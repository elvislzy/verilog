==> flow/design.v <==
`timescale 1ns / 1ps
module divider
    #(
        parameter WIDTH = 32,
        parameter CBIT = 5
    )
    (
    clk,
    rst,
    enable,
    dividend,
    divisor,
    quotient, 
    remainder,
    dout_vld
    );
    input               clk;
    input               rst;
    input               enable;
    input   [WIDTH-1:0] dividend;
    input   [WIDTH-1:0] divisor;
    output  [WIDTH-1:0] quotient;
    output  [WIDTH-1:0] remainder;
    output              dout_vld;
    reg     [WIDTH-1:0] divisor_reg;
    reg     [WIDTH-1:0] quotient;
    reg     [WIDTH-1:0] remainder;
    wire    [WIDTH:0]   sub_result;
    reg     [CBIT-1:0]  cnt;
    reg                 dout_vld;
    reg                 active;
    assign sub_result = {remainder[WIDTH-2:0],quotient[WIDTH-1]} - divisor_reg;
    always @(posedge clk or negedge rst) begin
        if(!rst) begin
            quotient        <= 'd0;
            remainder       <= 'd0;
            divisor_reg     <= 'd0;          
        end  
        else if(enable && active) begin
            if(sub_result[WIDTH]==0) begin
                remainder   <= sub_result[WIDTH-1:0];
                quotient    <= {quotient[WIDTH-2:0],1'b1};
            end
            else begin
                remainder   <= {remainder[WIDTH-2:0],quotient[WIDTH-1]};
                quotient    <= {quotient[WIDTH-2:0],1'b0};
            end 
        end
        else begin
            quotient        <= dividend;
            remainder       <= 'd0;
            divisor_reg     <= divisor;
        end
    end
    always @(posedge clk or negedge rst) begin
        if(!rst) begin
            cnt         <= 'd0;
            active      <= 1'b0;    
            dout_vld    <= 1'b0;
        end
        else if(enable && active) begin
            if(cnt == WIDTH-1) begin
                cnt         <= 'd0;
                active      <= 1'b0;
                dout_vld    <= 1'b1;
            end 
            else begin
                cnt         <= cnt + 1'b1;
            end
        end
        else begin
            active          <= 1'b1;
            dout_vld        <= 1'b0;
        end 
    end
endmodule
* From RTL to reports: divider *
Tool output for the design above, in the order of the flow.
Line numbers count from 1 in the design file above.
Library cell names are shortened.
A cell with - has no value.

set-up
  top module = divider
  clock = clk
  standard-cell library = sky130hd
  corner = tt_025C_1v80

* After elaboration *
Counts by Yosys on the flattened word-level netlist (proc, flatten, opt, wreduce; memories kept). Register bits leave out memories and registers merged into their read ports (data or address). Print and check cells are left out. Cells with the same type and inputs are merged into one.

operators by class
  $add $sub $neg = 2
  multipliers = 0
  div/mod/pow operators = 0
  order comparisons = 0
  equality and inequality tests = 2
  shift operators = 0
  muxes and demuxes = 9
  bitwise operators = 0
  reductions and logical operators = 1

operators by type and width
  kind                                                      number
  32-bit two-way mux                                        3
  32-bit by 32-bit subtractor with 33-bit output            1
  5-bit by 1-bit adder with 5-bit output with constant B    1
  5-bit equality test with constant B                       1
  5-bit two-way mux                                         1
  1-bit two-way mux                                         5
  2-bit by 1-bit != test with 1-bit output with constant B  1
  1-bit logical AND                                         1

bit counts
  register bits = 103
  bits in latches = 0
  RAM bits = 0
  bits in read-only memories = 0
  word width x clocked read ports = 0
  memories kept = 0
  bits of input ports = 67
  output and inout bits = 65

* Logic depth *
Yosys ltp: most cells in a row. Word level: on the elaborated netlist, between registers, memories and ports. Mapped: between sequential cells and ports; inverters and the memories' decode and read muxes count.

logic depth
  depth after elaboration = 3
  ABC_AREA = 0
  depth in mapped cells = 14
  depth with buffers taken out = 12

* Netlist *
Yosys stat after the flow's synthesis: flattened, memories mapped to cells. It holds for the ABC_AREA given above (unset counts as 0); a run with the other value may have another netlist.

synthesis totals
  cell count = 611
  chip area (Yosys) = 5936.9 µm²
  area of sequential cells = 2577.5 µm²
  mapped flip-flops = 103
  buffers = 26

cells by type
  cell      number
  dfrtp_1   103
  ha_1      34
  mux2_2    35
  nand2_1   92
  o21ai_0   53
  a21oi_1   45
  inv_1     43
  xnor2_1   12
  nor2_1    25
  a211oi_2  7
  xor2_1    9
  a21o_1    10
  nand3_1   15
  clkbuf_1  16
  buf_6     5
  nand2b_1  8
  nor2b_1   8
  o21a_1    5

Not listed: further types 52, cells in them 86.

* Worst setup path after synthesis *
Source: OpenSTA report_checks on the synthesized netlist (no wires, ideal clock, input and output delay 20% of the period each), path of least setup slack; recovery checks are left aside. Register names are those of the netlist, which keeps one name where synthesis merged equal registers.

timing path post-synthesis
  path kind = register to register
  from = register quotient[31]
  to = register remainder[31]
  period = 2.89 ns
  library setup time = 0.084 ns
  time at the first pin = 0.000 ns
  arrival = 2.801 ns
  path slack = 0.005 ns
  delay of the path = 2.885 ns
  stages on the path = 13
  buffers on the path = 0
  synthesis period reached = 2.885 ns

"delay of the path" = arrival - input delay + setup time.
"stages on the path" counts driving pins, that of a launching flip-flop among them; a cell with two outputs on the path counts twice.
"synthesis period reached" is the clock period less the worst setup slack; recovery checks do not enter. This is arithmetic on one report: input and output delays are still those of the set period (20% each).
Between the ends stands the longest chain of elaborated cells between them, by number of cells; it is not shown to be the way that was timed. Of several equally long chains one is given.
Each line given opens the expression or statement behind the cell; cells for indexed reads and writes are added by Yosys, which also makes memories of some case tables.
At most two assigning lines are given for a register; there are more.

on the way, post-synthesis
  path through = dfrtp_1 inv_1 ha_1 fa_1 nand2b_1 a21oi_1 nor4_2 o31ai_2 o21ai_2 a31oi_4 o21ai_0 a2111o_1 a41oi_2
  cells in the longest elaborated chain = 3
  elaborated cells between the ends (all ways) = 3
  source lines of those cells = 3

RTL lines, path post-synthesis
  what                                            line  RTL
  start, declared                                 22    output  [WIDTH-1:0] quotient;
  start, assigned                                 42    quotient    <= {quotient[WIDTH-2:0],1'b1};
  start, assigned                                 46    quotient    <= {quotient[WIDTH-2:0],1'b0};
  32-bit by 32-bit subtractor with 33-bit output  32    assign sub_result = {remainder[WIDTH-2:0],quotient[WIDTH-1]} - divisor_reg;
  32-bit two-way mux                              40    if(sub_result[WIDTH]==0) begin
  32-bit two-way mux                              39    else if(enable && active) begin
  end, assigned                                   41    remainder   <= sub_result[WIDTH-1:0];
  end, assigned                                   45    remainder   <= {remainder[WIDTH-2:0],quotient[WIDTH-1]};
  end, declared                                   23    output  [WIDTH-1:0] remainder;

* Path in the finished layout *
Path of least setup slack in the final report of run 1 (OpenROAD, finished layout, wires in). Where an end is a register, its clock arrival counts in the times.

timing path after layout
  path kind = register to register
  from = register quotient[31]
  to = register remainder[23]
  period = 6.2 ns
  library setup time = 0.07 ns
  time at the first pin = 0.36 ns
  arrival = 4.05 ns
  path slack = 2.44 ns
  stages on the path = 14
  buffers on the path = 1

Between the ends stands the longest chain of elaborated cells between them, by number of cells; it is not shown to be the way that was timed. Of several equally long chains one is given.
At most two assigning lines are given for a register; there are more.

on the way, after layout
  path through = dfrtp_1 inv_1 ha_1 fa_1 nand2b_1 a21oi_1 nor4_2 o31ai_2 o21ai_2 a31oi_4 o41a_1 buf_4 o311ai_0 a21oi_1
  cells in the longest elaborated chain = 3
  elaborated cells between the ends (all ways) = 3
  source lines of those cells = 3

RTL lines, path after layout
  what                                            line  RTL
  start, declared                                 22    output  [WIDTH-1:0] quotient;
  start, assigned                                 42    quotient    <= {quotient[WIDTH-2:0],1'b1};
  start, assigned                                 46    quotient    <= {quotient[WIDTH-2:0],1'b0};
  32-bit by 32-bit subtractor with 33-bit output  32    assign sub_result = {remainder[WIDTH-2:0],quotient[WIDTH-1]} - divisor_reg;
  32-bit two-way mux                              40    if(sub_result[WIDTH]==0) begin
  32-bit two-way mux                              39    else if(enable && active) begin
  end, assigned                                   41    remainder   <= sub_result[WIDTH-1:0];
  end, assigned                                   45    remainder   <= {remainder[WIDTH-2:0],quotient[WIDTH-1]};
  end, declared                                   23    output  [WIDTH-1:0] remainder;

Add stored flow runs of divider

Measured results for divider: 2 stored runs of the Yosys and OpenROAD flow on sky130hd. The settings differ; the order carries no meaning. The constraints put input and output delay at 20% of the set period each and load the outputs with 0.01 pF.

settings of run 1
{
  "period_ns": 6.2,
  "CORE_UTILIZATION": 20,
  "CORE_MARGIN": 10,
  "TNS_END_PERCENT": 95,
  "CAP_MARGIN": 20,
  "SLEW_MARGIN": 20
}
report of run 1
yosys chip area after synthesis (um^2): 5936.9
finish__design__die__area: 36975.4
finish__design__instance__area__stdcell: 7936.4
finish__timing__setup__ws: 2.437
finish__timing__hold__ws: 0.506

settings of run 2
{
  "period_ns": 2.95,
  "CORE_UTILIZATION": 57,
  "SETUP_SLACK_MARGIN": 0.79,
  "PLACE_DENSITY_LB_ADDON": 0.22,
  "CORE_ASPECT_RATIO": 0.64,
  "TNS_END_PERCENT": 15,
  "CTS_CLUSTER_SIZE": 77,
  "CAP_MARGIN": 40,
  "MIN_ROUTING_LAYER": "met1",
  "MAX_ROUTING_LAYER": "met4",
  "CORE_MARGIN": 2,
  "SLEW_MARGIN": 20
}
report of run 2
yosys chip area after synthesis (um^2): 5936.9
finish__design__die__area: 11268.3
finish__design__instance__area__stdcell: 8339.2
finish__timing__setup__ws: 0.023
finish__timing__hold__ws: 0.227
